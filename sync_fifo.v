==> flow/design.v <==
module ram(input clk,
			  input rst,
			  input wr_en,
			  input rd_en,
			  input [3:0]wr_addr,
			  input [3:0]rd_addr,
			  input full,
			  input empty,
			  input [7:0]data_in,
			  output reg[7:0]data_out);
  reg [7:0]ram[0:16];
always @(posedge clk or negedge rst)
begin
	if(!rst)
	begin
		data_out<=0;
	end
	else
	begin
		if(rd_en==1 && empty==0)
			data_out<=ram[rd_addr];
	end
end
always @(posedge clk)
begin
	if(wr_en==1 && full==0)
	begin
		ram[wr_addr]<=data_in;
	end
end
endmodule
module wr_addr_gen(input clk, 
                   input rst, 
                   input wr_en, 
                   input full, 
                   output reg [3:0]wr_addr); 
always @(posedge clk or negedge rst) 
begin 
	if(!rst) 
	begin 
		wr_addr<=0; 
	end 
	else if(full==0 && wr_en==1) 
	begin 
		wr_addr<=wr_addr+1;
	end 
	else 
	begin 
		wr_addr<=0;
	end 
end         
endmodule
module rd_addr_gen(input clk,
                   input rst,
                   input rd_en,
                   input empty,
                   output reg[3:0]rd_addr);
always @(posedge clk or negedge rst)
begin
	if(!rst)
	begin
		rd_addr<=0;
	end  
	else
	begin
		if(empty==0&&rd_en==1)
		begin
			rd_addr<=rd_addr+1;
		end
	end
end
endmodule
module flag_gen(input clk,
					 input rst,
					 input wr_en,
					 input rd_en,
					 output reg full,
					 output reg empty);
reg [4:0]count; 
always @(posedge clk or negedge rst)
begin
	if(!rst)
	begin
		count=0;
	end
	else
	begin
		case({wr_en,rd_en})
		2'b00:count<=count;
		2'b01:if(count!=5'b00000)
			count <= count-1;
		2'b10:if(count!=5'b01111)
			count <= count+1;
		2'b11:count<=count;
		endcase      
	end
end
always @(count)
begin
	if(count==5'b10000)
		full<=1;
	else
		full<=0;
end
always @(count)
begin
	if(count==5'b00000)
		empty<=1;
	else
		empty<=0;
end
endmodule
module sync_fifo(input clk,
					input rst,
					output [7:0]data_out,
					output full,
					output empty,
					output reg  [4:0]time_cnt);
wire wr_en;
wire rd_en;
wire [3:0]rd_addr;
wire [3:0]wr_addr;
reg [7:0]data_in;
ram ram_top(.clk(clk),
				.rst(rst),
				.wr_en(wr_en),
				.rd_en(rd_en),
				.wr_addr(wr_addr),
				.rd_addr(rd_addr),
				.data_in(data_in),
				.full(full),
				.empty(empty),
				.data_out(data_out));
rd_addr_gen rd_addr_gen_top(.clk(clk),
									.rst(rst),
									.rd_en(rd_en),
									.empty(empty),
									.rd_addr(rd_addr));
wr_addr_gen wr_addr_gen_top(.clk(clk),
									.rst(rst),
									.wr_en(wr_en),
									.full(full),
									.wr_addr(wr_addr));
flag_gen flag_gen_top(.clk(clk),
							.rst(rst),
							.wr_en(wr_en),
							.rd_en(rd_en),
							.full(full),
							.empty(empty));
always @(posedge clk or negedge rst)
begin
   if (rst == 1'b0)
      data_in <= 8'd0;
   else if (data_in == 8'd15)
      data_in <= 8'd0;
	else if (data_in >= 8'd0 && data_in < 8'd15)
      data_in <= data_in + 8'd1;
end
always @(posedge clk or negedge rst)
begin 
	if (!rst)
	      time_cnt <=5'b0;
			else if (data_in == 5'd31)
			time_cnt <=5'b0;
			else if (data_in >= 5'd0 && data_in < 5'd31)
			time_cnt <= time_cnt + 5'd1;
	end
assign wr_en = (time_cnt >= 1'b0 && time_cnt <= 5'd15) ? 1'b1:1'b0;
assign rd_en = (time_cnt >= 5'd16 && time_cnt <= 5'd31) ? 1'b1:1'b0;
endmodule
# ---- Step by step through the tools: sync_fifo
# The steps from the RTL of sync_fifo to its reports follow in flow order.
# Line numbers count from 1 in the design file above.
# Not given: -
dict set report inputs {
  top {sync_fifo}
  clk_port {clk}
  lib {sky130hd}
  pvt_corner {tt_025C_1v80}
}

# ---- Word level
# Counts by Yosys on the flattened word-level netlist (proc, flatten, opt, wreduce; memories kept). Register bits leave out memories and registers merged into their read ports (data or address). Print and check cells are left out.
# Yosys's memory passes give these memory sizes; they may raise the number of words (mostly to a power of two), join words into wider ones and drop unused or constant bits.
dict set report word_totals {
  n_memories 1
  mem_bits_ro 0
  latchBits 0
  mem_bits_rw 136
  regBits 26
  clocked_rd_ports_x_width 8
}
dict set report op_classes {
  n_div 0
  shift 0
  reduce_and_logical 13
  compare 8
  muxes 15
  add_sub_neg 6
  n_mul 0
  logic 2
  eq_ne 8
}
# name words word_bits rd wr line_no
set mem_list {}
lappend mem_list {ram_top.ram 17 8 1 1 11} ;# reg [7:0]ram[0:16];
# operator n
set ops {}
lappend ops {{5-bit 2-to-1 mux} 5}
lappend ops {{8-bit 2-to-1 mux} 3}
lappend ops {{8-bit by 1-bit >= comparator with 1-bit output with constant B} 2}
lappend ops {{5-bit by 1-bit adder with 5-bit output with constant B} 2}
lappend ops {{5-bit parallel mux with 2-bit select} 1}
lappend ops {{4-bit by 1-bit adder with 4-bit output with constant B} 2}
lappend ops {{8-bit by 1-bit adder with 8-bit output with constant B} 1}
lappend ops {{8-bit by 4-bit less-than comparator with 1-bit output with constant B} 1}
lappend ops {{8-bit by 4-bit == test with 1-bit output with constant B} 1}
lappend ops {{8-bit by 5-bit less-than comparator with 1-bit output with constant B} 1}
lappend ops {{8-bit by 5-bit == test with 1-bit output with constant B} 1}
lappend ops {{1-bit logical AND} 6}
lappend ops {{2-bit nonzero test} 3}
lappend ops {{5-bit by 1-bit subtractor with 5-bit output with constant B} 1}
lappend ops {{5-bit by 1-bit >= comparator with 1-bit output with constant B} 1}
lappend ops {{5-bit by 4-bit <= comparator with 1-bit output with constant B} 1}
lappend ops {{5-bit by 4-bit inequality test with 1-bit output with constant B} 1}
lappend ops {{5-bit >= comparator with constant B} 1}
lappend ops {{5-bit <= comparator with constant B} 1}
lappend ops {{5-bit == test with constant B} 1}
lappend ops {{5-bit logical NOT} 1}
lappend ops {{5-bit nonzero test} 1}
lappend ops {{1-bit 2-to-1 mux} 5}
lappend ops {{2-bit by 1-bit inequality test with 1-bit output with constant B} 2}
lappend ops {{4-bit 2-to-1 mux} 1}
lappend ops {{3-bit AND reduction} 1}
lappend ops {{1-bit NOT} 2}
lappend ops {{2-bit by 1-bit == test with 1-bit output with constant B} 1}
# Not listed: further kinds 2, cells in them 2.

# ---- Longest topological paths
# Yosys ltp: most cells in a row. Word level: on the elaborated netlist, between registers, memories and ports. Mapped: between sequential cells and ports; inverters and the memories' decode and read muxes count.
dict set report depth {
  depth_word 6
  ABC_AREA 0
  mapped_depth 12
  ltp_nobuf 12
}

# ---- Mapped cells and area
# Yosys stat after the flow's synthesis: flattened, memories mapped to cells. It holds for the ABC_AREA given above (unset counts as 0); a run with the other value may have another netlist.
dict set report synth_totals {
  mapped_cells 372
  yosys_area_um2 6613.8
  sequential_area_um2 4694.5
  ffs 162
}
# cell n type_area_um2
set by_type {}
lappend by_type {sky130_fd_sc_hd__edfxtp_1 128 3.84E+03}
lappend by_type {sky130_fd_sc_hd__dfrtp_1 34 850.816}
lappend by_type {sky130_fd_sc_hd__mux4_2 32 720.691}
lappend by_type {sky130_fd_sc_hd__ha_1 15 187.68}
lappend by_type {sky130_fd_sc_hd__mux2i_1 16 160.154}
lappend by_type {sky130_fd_sc_hd__nand2_1 21 78.826}
lappend by_type {sky130_fd_sc_hd__nor2_1 21 78.826}
lappend by_type {sky130_fd_sc_hd__o221ai_1 9 78.826}
lappend by_type {sky130_fd_sc_hd__mux2_2 5 56.304}
lappend by_type {sky130_fd_sc_hd__o21ai_0 9 45.043}
lappend by_type {sky130_fd_sc_hd__xnor2_1 5 43.792}
lappend by_type {sky130_fd_sc_hd__inv_1 10 37.536}
lappend by_type {sky130_fd_sc_hd__a21oi_1 7 35.034}
lappend by_type {sky130_fd_sc_hd__clkbuf_1 9 33.782}
lappend by_type {sky130_fd_sc_hd__nand3_1 6 30.029}
lappend by_type {sky130_fd_sc_hd__o221ai_4 1 26.275}
lappend by_type {sky130_fd_sc_hd__xor2_1 3 26.275}
lappend by_type {sky130_fd_sc_hd__buf_2 5 25.024}
# Other cell types: 22; their cells: 36.
# The figures by module come from a second, unflattened synthesis with its own total; it is not the netlist above.
dict set report hier_totals {
  cells_unflattened 452
  hier_area_um2 6779.0
}
# Each row is one instance without its submodules.
# mod seq_area_um2 n_inst mod_area_um2 cells
set modules {}
lappend modules {ram 4043.9 1 5375.2 326}
lappend modules {sync_fifo 325.3 1 635.6 58}
lappend modules {flag_gen 125.1 1 419.2 41}
lappend modules {wr_addr_gen 100.1 1 175.2 15}
lappend modules {rd_addr_gen 100.1 1 173.9 12}

# ---- Path before layout
# Source: OpenSTA report_checks on the synthesized netlist (no wires, ideal clock, input and output delay 20% of the period each), path of least setup slack; recovery checks are left aside. Register names are those of the netlist, which keeps one name where synthesis merged equal registers.
dict set report synth_timing {
  path_kind {flip-flop to flip-flop}
  from {register time_cnt[0]}
  to {register flag_gen_top.count[3]}
  arrival_ps 2614
  setup_ps 125
  stages 13
  n_path_buf 0
  tclk_ps 3260
  path_slack_ps 521
  t_required_ps 3135
  delay_ps 2739
  launch_ps 0
  synth_period_reached_ps 2739
}
# "delay_ps" = arrival - input delay + setup time.
# "stages" counts driving pins, that of a launching flip-flop among them; a cell with two outputs on the path counts twice.
# "synth_period_reached_ps" is the clock period less the worst setup slack; recovery checks do not enter. This is arithmetic on one report: input and output delays are still those of the set period (20% each).
# The rows between start and end are the longest chain of elaborated cells between them; the timing report does not say that the signal goes this way. Where chains are equally long, one stands for them.
# A line is the first line of the expression or statement that the cell stems from. Yosys adds cells for indexed reads and writes and turns some case tables into memories.
# A register here has more assigning lines than the two given.
dict set report synth_via {
  path_cell_list {sky130_fd_sc_hd__dfrtp_1 -> sky130_fd_sc_hd__ha_1 -> sky130_fd_sc_hd__and3_1 -> sky130_fd_sc_hd__ha_1 -> sky130_fd_sc_hd__nand2b_1 -> sky130_fd_sc_hd__o21ai_0 -> sky130_fd_sc_hd__ha_1 -> sky130_fd_sc_hd__inv_1 -> sky130_fd_sc_hd__ha_1 -> sky130_fd_sc_hd__a21o_1 -> sky130_fd_sc_hd__a21oi_1 -> sky130_fd_sc_hd__xnor2_1 -> sky130_fd_sc_hd__mux2_2}
  elab_chain_len 6
  cone_cells 15
  lines_between 3
  cone_classes {compare: 4; eq/ne: 4; mux: 3; reduce/logical: 4}
}
# element line_no
set synth_rtl {}
lappend synth_rtl {{start, declared} 118} ;# output reg [4:0]time_cnt);
lappend synth_rtl {{start, assigned} 162} ;# time_cnt <=5'b0;
lappend synth_rtl {{start, assigned} 166} ;# time_cnt <= time_cnt + 5'd1;
lappend synth_rtl {{5-bit >= comparator} 169} ;# assign rd_en = (time_cnt >= 5'd16 && time_cnt <= 5'd31) ? 1'b1:1'b0;
lappend synth_rtl {{1-bit logical AND} 169}
lappend synth_rtl {{1-bit 2-to-1 mux} 169}
lappend synth_rtl {{2-bit == test} 88} ;# case({wr_en,rd_en})
lappend synth_rtl {{2-bit by 1-bit inequality test with 1-bit output} -}
lappend synth_rtl {{3-bit AND reduction} -}
lappend synth_rtl {{end, assigned} 89} ;# 2'b00:count<=count;
lappend synth_rtl {{end, assigned} 91} ;# count <= count-1;
lappend synth_rtl {{end, declared} 79} ;# reg [4:0]count;

# ---- Path in the finished layout
# From the final timing report of flow run 1: the path of least setup slack in the routed layout; clock arrival at registers is part of the times.
# The path's times are printed in steps of 10 ps; the period is the one set.
dict set report layout_timing {
  path_kind {flip-flop to output port}
  from {register flag_gen_top.count[1]}
  to {output empty}
  tclk_ps 4950
  path_slack_ps 1760
  out_delay_ps 990
  n_path_buf 1
  launch_ps 430
  t_required_ps 3960
  arrival_ps 2200
  stages 4
}
# The rows between start and end are the longest chain of elaborated cells between them; the timing report does not say that the signal goes this way. Where chains are equally long, one stands for them.
# A register here has more assigning lines than the two given.
dict set report layout_via {
  path_cell_list {sky130_fd_sc_hd__dfrtp_1 -> sky130_fd_sc_hd__or4_4 -> sky130_fd_sc_hd__nor2_1 -> sky130_fd_sc_hd__clkdlybuf4s50_1}
  elab_chain_len 2
  cone_cells 2
  lines_between 1
  cone_classes {mux: 1; reduce/logical: 1}
}
# element line_no
set layout_rtl {}
lappend layout_rtl {{start, declared} 79} ;# reg [4:0]count;
lappend layout_rtl {{start, assigned} 89} ;# 2'b00:count<=count;
lappend layout_rtl {{start, assigned} 91} ;# count <= count-1;
lappend layout_rtl {{5-bit logical NOT} 107} ;# if(count==5'b00000)
lappend layout_rtl {{1-bit 2-to-1 mux} 107}
lappend layout_rtl {{end, declared} 117} ;# output empty,

# Top module sync_fifo; platform sky130hd; tools Yosys and OpenROAD; 2 stored runs in no particular order. Input and output delays are each 20% of the period that was set; the output load is 0.01 pF.
# "achieved_period_ps" means the clock period less the worst setup slack. The figure is calculated, with input and output delays left at 20% of the set period.
# "worst_path_allowed_less_slack_ps" means the part of the period allowed to the worst setup path (the constraints hold back 20% at inputs and 20% at outputs) less its slack; where the path has registers, the arrival times of their clocks count too.
# "power.total_mw" rests on the timing tool's default activity at the inputs, not on a simulated workload.
# "worst_path_allowed_less_slack_ps" is known to 10 ps.
run="flow run 1" settings period_ns=4.95 CAP_MARGIN=20 CORE_MARGIN=2 CORE_UTILIZATION=40 SLEW_MARGIN=20
run="flow run 1" results final_util_frac=0.466 ws_setup_ps=1764 ys_area_um2=6613.8 achieved_period_ps=3186 worst_path_allowed_less_slack_ps=2200 path_kind="flip-flop to output port" die_um2=17578.8 power.total_mw=2.824 finalCellArea_um2=7612.3 total_negative_slack_ps=0
run="flow run 2" settings period_ns=2.67 CORE_UTILIZATION=43 SETUP_SLACK_MARGIN=0.49 PLACE_DENSITY=0.56 CORE_MARGIN=7 CELL_PAD_IN_SITES_GLOBAL_PLACEMENT=0 TNS_END_PERCENT=75 ABC_AREA=0 GPL_TIMING_DRIVEN=1 CTS_CLUSTER_SIZE=79 CTS_CLUSTER_DIAMETER=202 CAP_MARGIN=15 MAX_ROUTING_LAYER="met5" SLEW_MARGIN=20
run="flow run 2" results final_util_frac=0.534 ws_setup_ps=249 ys_area_um2=6613.8 achieved_period_ps=2421 worst_path_allowed_less_slack_ps=2420 path_kind="flip-flop to flip-flop" die_um2=19049.5 power.total_mw=5.207 finalCellArea_um2=8060.2 total_negative_slack_ps=0
